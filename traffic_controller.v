==> flow/design.v <==
`timescale 1ns / 1ps
module Traffic_Light_Controller(
    input clk,rst,
    output reg [2:0]light_L_R,
    output reg [2:0]light_D_R,
    output reg [2:0]light_L_D,
    output reg [2:0]light_R_L_D,
    output reg [3:0]count,
    output reg[2:0] ps
    );
    parameter  S1=0, S2=1, S3 =2, S4=3, S5=4,S6=5;
    parameter  sec7=7,sec5=6,sec2=2,sec3=3;
    always@(posedge clk or posedge rst)
        begin
        if(rst==1)
        begin
        ps<=S1;
        count<=0;
        end
        else
            case(ps)
                S1: if(count<sec7)
                        begin
                        ps<=S1;
                        count<=count+1;
                        end
                    else
                        begin
                        ps<=S2;
                        count<=0;
                        end
                S2: if(count<sec2)
                        begin
                        ps<=S2;
                        count<=count+1;
                        end
                    else
                        begin
                        ps<=S3;
                        count<=0;
                        end
                S3: if(count<sec5)
                        begin
                        ps<=S3;
                        count<=count+1;
                        end
                    else
                        begin
                        ps<=S4;
                        count<=0;
                        end
                S4:if(count<sec2)
                        begin
                        ps<=S4;
                        count<=count+1;
                        end
                    else
                        begin
                        ps<=S5;
                        count<=0;
                        end
                S5:if(count<sec3)
                        begin
                        ps<=S5;
                        count<=count+1;
                        end
                    else
                        begin
                        ps<=S6;
                        count<=0;
                        end
                S6:if(count<sec2)
                        begin
                        ps<=S6;
                        count<=count+1;
                        end
                    else
                        begin
                        ps<=S1;
                        count<=0;
                        end
                default: ps<=S1;
                endcase
            end   
            always@(ps)    
            begin
                case(ps)
                    S1:
                    begin
                       light_L_R<=3'b001;
                       light_R_L_D<=3'b001;
                       light_L_D<=3'b100;
                       light_D_R<=3'b100;
                    end
                    S2:
                    begin 
                       light_L_R<=3'b001;
                       light_R_L_D<=3'b010;
                       light_L_D<=3'b100;
                       light_D_R<=3'b100;
                    end
                    S3:
                    begin
                       light_L_R<=3'b001;
                       light_R_L_D<=3'b100;
                       light_L_D<=3'b001;
                       light_D_R<=3'b100;
                    end
                    S4:
                    begin
                       light_L_R<=3'b010;
                       light_R_L_D<=3'b100;
                       light_L_D<=3'b010;
                       light_D_R<=3'b100;
                    end
                    S5:
                    begin
                       light_L_R<=3'b100;
                       light_R_L_D<=3'b100;
                       light_L_D<=3'b100;
                       light_D_R<=3'b001;
                    end
                    S6:
                    begin 
                       light_L_R<=3'b100;
                       light_R_L_D<=3'b100;
                       light_L_D<=3'b100;
                       light_D_R<=3'b010;
                    end
                    default:
                    begin 
                       light_L_R<=3'b000;
                       light_R_L_D<=3'b000;
                       light_L_D<=3'b000;
                       light_D_R<=3'b000;
                    end
                    endcase
            end                
endmodule
# From RTL to reports: Traffic_Light_Controller
# The steps from the RTL of Traffic_Light_Controller to its reports follow in flow order.
# Line numbers count from 1 in the design file above.
# Not given: --
[design] top="Traffic_Light_Controller" clk_port="clk" lib="sky130hd" corner="tt_025C_1v80"

# Word-level counts
# Source: Yosys, flattened and elaborated, memories not mapped. Widths are those after wreduce. Registers that Yosys merges into a memory's read port (data or address) are not register bits. Print and check cells do not count. Equal cells are merged and count once.
[bits] regBits=7 in_bits=2 out_inout_bits=19 word_cells=36
[classes] n_addsub=1 cmp=4 n_eq=5 mux=16 reduce_and_logical=8
[ops] cell="parallel mux 3 bit (select 3 bit)" n=4
[ops] cell="parallel mux 3 bit (select 6 bit)" n=1
[ops] cell="parallel mux 4 bit (select 4 bit)" n=1
[ops] cell="2-to-1 mux 4 bit" n=4
[ops] cell="OR reduction 4 bit" n=3
[ops] cell="< comparator 4 x 2 -> 1 bit with constant B" n=2
[ops] cell="< comparator 4 x 3 -> 1 bit with constant B" n=2
[ops] cell="equality test 3 x 2 -> 1 bit with constant B" n=2
[ops] cell="equality test 3 bit with constant B" n=2
[ops] cell="OR reduction 3 bit" n=2
[ops] cell="nonzero test 6 bit" n=1
[ops] cell="2-to-1 mux 3 bit" n=2
[ops] cell="adder 4 x 1 -> 4 bit with constant B" n=1
[ops] cell="equality test 3 x 1 -> 1 bit with constant B" n=1
[ops] cell="zero test 3 bit" n=1
[ops] cell="2-to-1 mux 1 bit" n=3
[ops] cell="OR reduction 2 bit" n=1
[ops] cell="2-to-1 mux 2 bit" n=1

# Depth
# Yosys ltp: most cells in a row. Word level: on the elaborated netlist, between registers, memories and ports. Mapped: between sequential cells and ports; inverters and the memories' decode and read muxes count.
[depth] ltp_word=3 ABC_AREA=0 ltp_mapped=6 ltp_nobuf=5

# Netlist
# The flow's flattened synthesis, as Yosys stat reports it; memories are mapped. The netlist is that of the ABC_AREA named above (0 if unset); the other value can give another one.
# The area totals of this step are shown rounded.
[types] cell="sky130_fd_sc_hd__dfrtp_1" n=7 type_area_um2=175.168
[types] cell="sky130_fd_sc_hd__nand2_1" n=9 type_area_um2=33.782
[types] cell="sky130_fd_sc_hd__nor2_1" n=7 type_area_um2=26.275
[types] cell="sky130_fd_sc_hd__and3_1" n=4 type_area_um2=25.024
[types] cell="sky130_fd_sc_hd__buf_2" n=4 type_area_um2=20.019
[types] cell="sky130_fd_sc_hd__a21oi_1" n=3 type_area_um2=15.014
[types] cell="sky130_fd_sc_hd__inv_1" n=4 type_area_um2=15.014
[types] cell="sky130_fd_sc_hd__mux2_4" n=1 type_area_um2=15.014
[types] cell="sky130_fd_sc_hd__nor3_1" n=3 type_area_um2=15.014
[types] cell="sky130_fd_sc_hd__o21ai_0" n=3 type_area_um2=15.014
[types] cell="sky130_fd_sc_hd__o31ai_1" n=2 type_area_um2=15.014
[types] cell="sky130_fd_sc_hd__ha_1" n=1 type_area_um2=12.512
[types] cell="sky130_fd_sc_hd__nor2b_1" n=2 type_area_um2=12.512
[types] cell="sky130_fd_sc_hd__a221o_1" n=1 type_area_um2=10.01
[types] cell="sky130_fd_sc_hd__a32o_1" n=1 type_area_um2=10.01
[types] cell="sky130_fd_sc_hd__maj3_1" n=1 type_area_um2=10.01
[types] cell="sky130_fd_sc_hd__a22o_1" n=1 type_area_um2=8.758
[types] cell="sky130_fd_sc_hd__nor4b_1" n=1 type_area_um2=8.758
# Other cell types: 9; their cells: 10.
[synth_totals] cells=65 area_um2=509 seq_area_um2=175 flip_flops=7 n_buf=6

# Worst setup path after synthesis
# OpenSTA on the mapped netlist: ideal clock, no wires. The path of least setup slack (recovery checks aside). Input and output delay are each 20% of the period. Register names are those of the netlist, which keeps one name where synthesis merged equal registers.
[synth_timing] path_type="flip-flop to flip-flop" from="reg ps[2]" to="reg count[1]" clock_period_ns=2.33 setup_time_ns=0.122 launch_ns=0.000 t_arrival_ns=1.421 required_ns=2.208 setup_slack_ns=0.787 delay_ns=1.543 path_stages=6 path_buffers=1 period_less_setup_slack_ns=1.543
# "delay_ns" = arrival - input delay + setup time.
# "path_stages" counts driving pins, that of a launching flip-flop among them; a cell with two outputs on the path counts twice.
# "period_less_setup_slack_ns" = period - worst setup slack (recovery checks aside). The figure is calculated, with input and output delays left at 20% of the set period.
# Between the ends stands the longest chain of elaborated cells between them, by number of cells; it is not shown to be the way that was timed. Of several equally long chains one is given.
# Each line given opens the expression or statement behind the cell; cells for indexed reads and writes are added by Yosys, which also makes memories of some case tables.
# At most two assigning lines are given for a register; there are more.
[synth_between] cell_sequence="sky130_fd_sc_hd__dfrtp_1 > sky130_fd_sc_hd__buf_2 > sky130_fd_sc_hd__nor3_1 > sky130_fd_sc_hd__nor2b_1 > sky130_fd_sc_hd__nor2_1 > sky130_fd_sc_hd__a32o_1" elab_chain_len=3 cells_between=9 classes_between="eq/ne (5); mux (1); reduce/logical (3)"
[synth_rtl] element="from (decl)" line=9 rtl="output reg[2:0] ps"
[synth_rtl] element="from (assign)" line=17 rtl="ps<=S1;"
[synth_rtl] element="from (assign)" line=24 rtl="ps<=S1;"
[synth_rtl] element="equality test 3 bit" line=21 rtl="case(ps)"
[synth_rtl] element="OR reduction 3 bit"
[synth_rtl] element="parallel mux 4 bit (select 4 bit)" line=21
[synth_rtl] element="to (assign)" line=25 rtl="count<=count+1;"
[synth_rtl] element="to (assign)" line=35 rtl="count<=count+1;"
[synth_rtl] element="to (decl)" line=8 rtl="output reg [3:0]count,"
# Nets of the timed path that keep an RTL name, with a line that drives or declares them; the list need not be complete.
[synth_named_nets] signal="light_R_L_D[0]" line=87 rtl="case(ps)"

# Timing after layout
# Path of least setup slack in the final report of flow run B (OpenROAD, finished layout, wires in). Where an end is a register, its clock arrival counts in the times.
[layout_timing] path_type="flip-flop to flip-flop" from="reg ps[0]" to="reg count[1]" clock_period_ns=1.12 setup_time_ns=0.11 launch_ns=0.25 t_arrival_ns=1.67 required_ns=1.25 setup_slack_ns=-0.41 path_stages=7 path_buffers=2
# Between the ends stands the longest chain of elaborated cells between them, by number of cells; it is not shown to be the way that was timed. Of several equally long chains one is given.
# At most two assigning lines are given for a register; there are more.
[layout_between] cell_sequence="sky130_fd_sc_hd__dfrtp_2 > sky130_fd_sc_hd__buf_6 > sky130_fd_sc_hd__buf_6 > sky130_fd_sc_hd__mux2_4 > sky130_fd_sc_hd__nor3_2 > sky130_fd_sc_hd__a221o_1 > sky130_fd_sc_hd__a32o_1" elab_chain_len=3 cells_between=9 classes_between="eq/ne (5); mux (1); reduce/logical (3)"
[layout_rtl] element="from (decl)" line=9 rtl="output reg[2:0] ps"
[layout_rtl] element="from (assign)" line=17 rtl="ps<=S1;"
[layout_rtl] element="from (assign)" line=24 rtl="ps<=S1;"
[layout_rtl] element="equality test 3 bit" line=21 rtl="case(ps)"
[layout_rtl] element="OR reduction 3 bit"
[layout_rtl] element="parallel mux 4 bit (select 4 bit)" line=21
[layout_rtl] element="to (assign)" line=25 rtl="count<=count+1;"
[layout_rtl] element="to (assign)" line=35 rtl="count<=count+1;"
[layout_rtl] element="to (decl)" line=8 rtl="output reg [3:0]count,"

Settings and measured results of 2 stored flow runs for module Traffic_Light_Controller (sky130hd), not sorted in any way. The constraints put input and output delay at 20% of the set period each and load the outputs with 0.01 pF.
"timing.worst_path_ns" means the part of the period allowed to the worst setup path (the constraints hold back 20% at inputs and 20% at outputs) less its slack; where the path has registers, the arrival times of their clocks count too.
By "final_power_w" is meant OpenSTA's value without simulated activity: inputs other than the clock are taken to toggle once in ten clock periods, and the tool carries that through the logic.
Values from the reports are rounded here.

[flow] flow run A: files
==> flow/run.sh <==
#!/bin/bash
# the make line also repeats the synthesis and layout settings of config.mk as NAME=value (left out here)
make -C /OpenROAD-flow-scripts/flow DESIGN_CONFIG=/design/flow/config.mk WORK_HOME=/design/flow/orfs CLKGATE_MAP_FILE= finish
==> flow/config.mk <==
export PLATFORM = sky130hd
export DESIGN_NAME = Traffic_Light_Controller
export DESIGN_NICKNAME = Traffic_Light_Controller
export VERILOG_FILES = /design/flow/design.v
export SDC_FILE = /design/flow/constraint.sdc
export NUM_CORES = 4
export LEC_CHECK = 0
export CAP_MARGIN = 10
export CELL_PAD_IN_SITES_GLOBAL_PLACEMENT = 3
export CORE_MARGIN = 2
export CORE_UTILIZATION = 39
export CTS_CLUSTER_SIZE = 75
export GPL_ROUTABILITY_DRIVEN = 0
export HOLD_SLACK_MARGIN = 0.01
export PLACE_DENSITY = 0.9
export SLEW_MARGIN = 20
==> flow/constraint.sdc <==
create_clock -name core_clock -period 3.27 [get_ports {clk}]
set_input_delay 0.6540 -clock core_clock [delete_from_list [all_inputs] [get_ports {clk}]]
set_output_delay 0.6540 -clock core_clock [all_outputs]
set_load 0.01 [all_outputs]

[flow] flow run A: no results, placement failed with GPL-0301

[flow] flow run B: files
==> flow/run.sh <==
#!/bin/bash
# the make line also repeats the synthesis and layout settings of config.mk as NAME=value (left out here)
make -C /OpenROAD-flow-scripts/flow DESIGN_CONFIG=/design/flow/config.mk WORK_HOME=/design/flow/orfs CLKGATE_MAP_FILE= finish
==> flow/config.mk <==
export PLATFORM = sky130hd
export DESIGN_NAME = Traffic_Light_Controller
export DESIGN_NICKNAME = Traffic_Light_Controller
export VERILOG_FILES = /design/flow/design.v
export SDC_FILE = /design/flow/constraint.sdc
export NUM_CORES = 4
export LEC_CHECK = 0
export ABC_AREA = 0
export CAP_MARGIN = 20
export CELL_PAD_IN_SITES_GLOBAL_PLACEMENT = 1
export CORE_ASPECT_RATIO = 1.15
export CORE_MARGIN = 2
export CORE_UTILIZATION = 26
export CTS_CLUSTER_DIAMETER = 122
export CTS_CLUSTER_SIZE = 69
export GPL_ROUTABILITY_DRIVEN = 0
export GPL_TIMING_DRIVEN = 0
export HOLD_SLACK_MARGIN = 0.29
export MIN_ROUTING_LAYER = met1
export PLACE_DENSITY_LB_ADDON = 0.06
export SLEW_MARGIN = 20
export TNS_END_PERCENT = 30
==> flow/constraint.sdc <==
create_clock -name core_clock -period 1.12 [get_ports {clk}]
set_input_delay 0.2240 -clock core_clock [delete_from_list [all_inputs] [get_ports {clk}]]
set_output_delay 0.2240 -clock core_clock [all_outputs]
set_load 0.01 [all_outputs]

[flow] flow run B: metrics
[metrics] ys_area_um2 = 509
[metrics] final_power_w = 0.000489
[metrics] final_die_area_um2 = 2330
[metrics] final_cell_area_um2 = 900
[metrics] post_route_util_frac = 0.475
[metrics] worstSetupSlack_ns = -0.415
[metrics] timing.worst_path_ns = 1.53
[metrics] critical_path_type = flip-flop to flip-flop
[metrics] timing.setup.tns_ns = -5.27
